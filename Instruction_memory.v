==> flow/design.v <==
module Instruction_memory(clk,read_address, instruction);
output  [31:0] instruction;
reg   [31:0] instruction;
input [31:0] read_address;
input clk;
reg [7:0] registers [255:0];
initial registers[0] = 8'b1010_1100;
initial registers[1] = 8'b0000_1010;
initial registers[2] = 8'b0000_0000;
initial registers[3] = 8'b0000_1010;
always @(posedge clk)
begin
instruction[31:24] <= registers[read_address][7:0];
instruction[23:16] <= registers[read_address+1][7:0];
instruction[15:8] <= registers[read_address+2][7:0];
instruction[7:0] <= registers[read_address+3][7:0];
end
endmodule
=== Step by step through the tools: Instruction_memory ===
Tool output for the design above, in the order of the flow.
Line numbers count from 1 in the design file above.
Operators: Yosys type, input widths -> output width; for muxes data width and select width s.
Cell names lack the library's common part.
The mark -- stands for no value.

* Design top: Instruction_memory
* Clock input: clk
* Cell library: sky130hd
* Timing corner: tt_025C_1v80

=== Elaborated design ===
Counts by Yosys on the flattened word-level netlist (proc, flatten, opt, wreduce; memories kept). Register bits leave out memories and registers merged into their read ports (data or address); mux counts leave out enables and synchronous resets folded into registers. Print and check cells are left out. Cells with the same type and inputs are merged into one.
Yosys's memory passes give these memory sizes; they may raise the number of words (mostly to a power of two), join words into wider ones and drop unused or constant bits.

* Register bits: 32
* Latch bits: 0
* RAM bits: 0
* Memory bits (read-only): 1280
* Clocked read ports x word width: 20
* Memory cells: 1
* Bits of input ports: 33
* Output and inout bits: 32
* Word-level cells: 5

* $add $sub $neg: 3
* Multipliers: 0
* Div/mod/pow operators: 0
* $lt $le $gt $ge: 0
* Equality and inequality tests: 0
* Shift-type cells: 0
* Multiplexer cells: 0
* Bitwise operators: 0
* Reductions and logical operators: 0

{| class="wikitable"
|+ Memory list
! name !! words !! bits a word !! rd ports !! wr ports !! line !! source
|-
| registers || 256 || 5 || 4 || 0 || 6 || <nowiki>reg [7:0] registers [255:0];</nowiki>
|}

{| class="wikitable"
|+ Operator list
! operator !! number
|-
| $add 8x2->8 const B || 2
|-
| $add 8x1->8 const B || 1
|}

=== Logic depth ===
Depth = most cells in a row (Yosys ltp): at word level without a register or memory, in the mapped netlist without a sequential cell, where the memories' decode and read muxes count.

* Depth after elaboration: 1
* ABC_AREA: 0
* Depth in mapped cells: 1
* Depth with buffers taken out: 1

=== Mapped cells and area ===
Yosys stat after the flow's synthesis: flattened, memories mapped to cells. It holds for the ABC_AREA given above (unset counts as 0); a run with the other value may have another netlist.
Totals and module areas in this step are rounded.

{| class="wikitable"
|+ Cells by type
! cell type !! number !! area in all (µm²)
|-
| dfxtp_1 || 10 || 200.192
|-
| buf_4 || 22 || 165.158
|-
| nand2b_1 || 2 || 12.512
|-
| nor2b_1 || 2 || 12.512
|-
| and2_1 || 1 || 6.256
|-
| or2_1 || 1 || 6.256
|-
| conb_1 || 1 || 3.754
|-
| inv_1 || 1 || 3.754
|-
| nand2_1 || 1 || 3.754
|-
| nor2_1 || 1 || 3.754
|}

* Cell count: 42
* Synthesis area: 417.9 µm²
* Area of sequential cells: 200.2 µm²
* Mapped flip-flops: 10
* Buffers: 22

=== Worst setup path after synthesis ===
Path of least setup slack by OpenSTA after synthesis, without wires, with an ideal clock, recovery checks aside; 20% of the period is set as input and as output delay. Where synthesis merged equal registers, the netlist keeps one of their names.

* Path kind: flip-flop to output port
* Start point: register instruction[13]
* End point: output instruction[13]
* Clock period: 862 ps
* Output delay: 172 ps
* Launch time at the first pin: 0 ps
* Data arrival time: 507 ps
* Data required time: 690 ps
* Path slack: 182 ps
* Delay of the path: 507 ps
* Stages on the path: 2
* Path buffers: 1
* Synthesis period reached: 680 ps

"delay of the path" is the arrival time less input delay plus setup time.
At an output port there is no setup time.
"stages on the path" counts driving pins, that of a launching flip-flop among them; a cell with two outputs on the path counts twice.
"synthesis period reached" = period - worst setup slack (recovery checks aside). The figure is calculated, with input and output delays left at 20% of the set period.

* Cell sequence: dfxtp_1 > buf_4
* Length of the longest elaborated chain: 0
* Elaborated cells between the ends (all ways): 0
* RTL lines with such cells: 0

{| class="wikitable"
|+ Ends and longest elaborated chain, post-synthesis
! item !! line !! source
|-
| start: declaration || 2 || <nowiki>output  [31:0] instruction;</nowiki>
|-
| end: declaration || 2 ||
|}

Stored flow runs of Instruction_memory (2 of them; Yosys, OpenROAD, sky130hd). They differ in their settings and are not a sequence. Constraints: input delay and output delay 20% of the set period each, output load 0.01 pF.

=== Flow run A ===
{| class="wikitable"
! Setting !! Value
|-
| period_ns || 0.587
|-
| CORE_UTILIZATION || 60
|-
| PLACE_DENSITY || 0.89
|-
| GPL_TIMING_DRIVEN || 0
|-
| GPL_ROUTABILITY_DRIVEN || 0
|-
| CTS_CLUSTER_DIAMETER || 262
|-
| CAP_MARGIN || 10
|-
| SLEW_MARGIN || 30
|-
| CORE_MARGIN || 2
|}
Unfinished; error PDN-0185 in floorplanning.

=== Flow run B ===
{| class="wikitable"
! Setting !! Value
|-
| period_ns || 1.03
|-
| CORE_UTILIZATION || 53
|-
| SETUP_SLACK_MARGIN || -0.03
|-
| PLACE_DENSITY_LB_ADDON || 0.04
|-
| HOLD_SLACK_MARGIN || 0.16
|-
| CORE_ASPECT_RATIO || 0.85
|-
| CORE_MARGIN || 3
|-
| CELL_PAD_IN_SITES_DETAIL_PLACEMENT || 0
|-
| TNS_END_PERCENT || 85
|-
| CTS_CLUSTER_SIZE || 69
|-
| CTS_CLUSTER_DIAMETER || 207
|-
| SLEW_MARGIN || 15
|-
| MIN_ROUTING_LAYER || met2
|-
| CAP_MARGIN || 20
|}
Unfinished; error PDN-0185 in floorplanning.
